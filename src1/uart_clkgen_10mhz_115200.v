==> flow/design.v <==
module uart_clkgen_10mhz_115200(
    clkUtx,
    nRst,
    clk10mhz
);
    input   wire                clk10mhz;	 
    input   wire                nRst;	 
    output  reg                 clkUtx;	 
    reg         [7:0]                   cnt;		
    reg[2:0] uart_ctrl;	 
    always @ (posedge clk10mhz or negedge nRst) begin
        if(!nRst) begin
            cnt                 <= 8'd43 ;
            clkUtx              <=  1'b0 ;
        end
        else begin
            if (cnt[7:1] == 7'd0 ) begin
                if ( clkUtx == 1'b1 ) begin
                    cnt         <= 8'd43 ;
                    clkUtx      <=  1'b0 ;
                end
                else begin
                    cnt         <= 8'd44 ;
                    clkUtx      <=  1'b1 ;
                end
            end
            else begin
                cnt             <= cnt - 8'd1 ;
            end
        end
    end
endmodule
; ---- Tool chain data of uart_clkgen_10mhz_115200
; The steps from the RTL of uart_clkgen_10mhz_115200 to its reports follow in flow order.
; Line numbers count from 1 in the design file above.
; Operators: Yosys type, input widths -> output width; for muxes data width and select width s.
; Library cell names are shortened.
; A cell with -- has no value.
[inputs]
design = uart_clkgen_10mhz_115200
clock_port = clk10mhz
library = sky130hd
lib_corner = tt_025C_1v80

; ---- Elaborated design
; Yosys after proc, flatten, opt, wreduce and memory -nomap, before mapping. Enables and synchronous resets that opt folds into registers are not counted as muxes. Memory bits, and registers merged into a memory's read port (data or address), are not among the register bits. Print and check cells are not counted. Equal cells are merged and count once.
[word_totals]
latch_bits = 0
mem_bits_ro = 0
output_inout_bits = 1
register_bits = 9
in_bits = 2
ramBits = 0
n_memories = 0
wordCells = 7
clocked_rd_ports_x_width = 0
[op_classes]
n_addsub = 1
div = 0
shifts = 0
eq_ne = 0
reduce_and_logical = 1
logic = 0
n_mul = 0
muxes = 3
compare = 0
[op_table]
columns = cell, n
row1 = $sub 8x1->8 const B, 1
row2 = $mux 8, 1
row3 = $logic_not 7->1, 1
row4 = $mux 3, 1
row5 = $mux 1, 1

; ---- Longest topological paths
; Longest topological path by Yosys (ltp), each cell counted once; first at word level (registers and memories cut), then after technology mapping (sequential cells cut; the memories' decode and read muxes count).
[logic_depth]
ltp_word = 2
ABC_AREA = 0
depth_mapped = 5
ltp_nobuf = 5

; ---- Netlist
; The flow's flattened synthesis, as Yosys stat reports it; memories are mapped. The netlist is that of the ABC_AREA named above (0 if unset); the other value can give another one.
; Totals and module areas in this step are rounded.
[by_type]
columns = cell, n, type_area_um2
row1 = dfrtp_1, 5, 125.12
row2 = dfstp_2, 4, 105.101
row3 = xnor2_1, 4, 35.034
row4 = mux2i_1, 3, 30.029
row5 = nor3b_2, 2, 25.024
row6 = nor4_4, 1, 21.27
row7 = inv_1, 4, 15.014
row8 = ha_1, 1, 12.512
row9 = mux2_2, 1, 11.261
row10 = nor2_1, 3, 11.261
row11 = a21oi_1, 2, 10.01
row12 = nor3_1, 2, 10.01
row13 = a21boi_0, 1, 7.507
row14 = and3_2, 1, 7.507
row15 = nand2_2, 1, 6.256
row16 = nor4_1, 1, 6.256
row17 = o21ai_0, 1, 5.005
row18 = nand2_1, 1, 3.754
[synth_totals]
flip_flops = 9
n_buf = 0
cells = 38
area_um2 = 448
seq_area_um2 = 230

; ---- Timing after synthesis
; Source: OpenSTA report_checks on the synthesized netlist (no wires, ideal clock, input and output delay 20% of the period each), path of least setup slack; recovery checks are left aside. Register names are those of the netlist, which keeps one name where synthesis merged equal registers.
[synth_path]
path_kind = reg-to-reg
startpoint = register cnt[1]
endpoint = register cnt[6]
path_buffers = 0
period_ns = 1.83
required_ns = 1.705
stages = 6
path_delay_ns = 1.452
setup_time_ns = 0.125
arrival_ns = 1.327
path_slack_ns = 0.379
t_first_pin_ns = 0.000
period_less_setup_slack_ns = 1.451
; "path_delay_ns" = arrival - input delay + setup time.
; "stages": output pins that drive a net of the path, with the launching flip-flop's if there is one; two outputs of one cell count as two.
; "period_less_setup_slack_ns" = period - worst setup slack (recovery checks aside). The figure is calculated, with input and output delays left at 20% of the set period.
; The rows between start and end are the longest chain of elaborated cells between them; the timing report does not say that the signal goes this way. Where chains are equally long, one stands for them.
; Each line given opens the expression or statement behind the cell; cells for indexed reads and writes are added by Yosys, which also makes memories of some case tables.
; A register here has more assigning lines than the two given.
[synth_via]
cell_sequence = dfstp_2 > inv_1 > ha_1 > nor3b_2 > nor3b_2 > mux2_2
elab_chain_len = 2
cone_cells = 3
cone_lines = 2
cone_classes = 1 x add/sub; 1 x mux; 1 x reduce/logical
[synth_lines]
columns = item, line
row1 = "start, declared", 9  ; reg [7:0] cnt;
row2 = "start, assigned", 13  ; cnt                 <= 8'd43 ;
row3 = "start, assigned", 28  ; cnt             <= cnt - 8'd1 ;
row4 = $sub 8x1->8, 28
row5 = $mux 8, 17  ; if (cnt[7:1] == 7'd0 ) begin
row6 = "end, assigned", 19  ; cnt         <= 8'd43 ;
row7 = "end, assigned", 28
row8 = "end, declared", 9

; ---- Worst path after layout
; From the final timing report of entry B: the path of least setup slack in the routed layout; clock arrival at registers is part of the times.
[layout_path]
path_kind = reg-to-output
startpoint = register clkUtx
endpoint = output clkUtx
output_delay_ns = 0.42
stages = 2
required_ns = 1.70
path_buffers = 1
path_slack_ns = 0.49
arrival_ns = 1.21
t_first_pin_ns = 0.26
period_ns = 2.12
; A register here has more assigning lines than the two given.
[layout_via]
cell_sequence = dfrtp_1 > clkdlybuf4s50_1
elab_chain_len = 0
cone_cells = 0
cone_lines = 0
[layout_lines]
columns = item, line
row1 = "start, declared", 8  ; output reg clkUtx;
row2 = "start, assigned", 14  ; clkUtx              <=  1'b0 ;
row3 = "start, assigned", 20  ; clkUtx      <=  1'b0 ;
row4 = "end, declared", 8

; uart_clkgen_10mhz_115200 through Yosys and OpenROAD on sky130hd: 2 stored runs, unordered, with their settings and measured results. The constraints put input and output delay at 20% of the set period each and load the outputs with 0.01 pF.
; "period_less_ws_ns": clock period set for the run, less the worst setup slack. It is reckoned from that one timing run; input and output delays stay at 20% of the period that was set.
; The measured numbers are rounded.

[entry A: settings]
period_ns = 1.76
CORE_UTILIZATION = 54
PLACE_DENSITY = 0.84
GPL_ROUTABILITY_DRIVEN = 0
CAP_MARGIN = 40
SLEW_MARGIN = 0
MAX_ROUTING_LAYER = met4
CORE_MARGIN = 2
[entry A: results]
outcome = unfinished; error PDN-0185 in floorplanning

[entry B: settings]
period_ns = 2.12
CORE_UTILIZATION = 35
PLACE_DENSITY = 0.88
GPL_ROUTABILITY_DRIVEN = 0
CTS_CLUSTER_SIZE = 79
CAP_MARGIN = 30
MIN_ROUTING_LAYER = met1
CORE_MARGIN = 2
SLEW_MARGIN = 20
[entry B: results]
ys_area_um2 = 448
period_less_ws_ns = 1.634
tns_ns = 0.000
final_die_area_um2 = 1580
finish.stdcell_area_um2 = 512
setup_ws_ns = 0.486
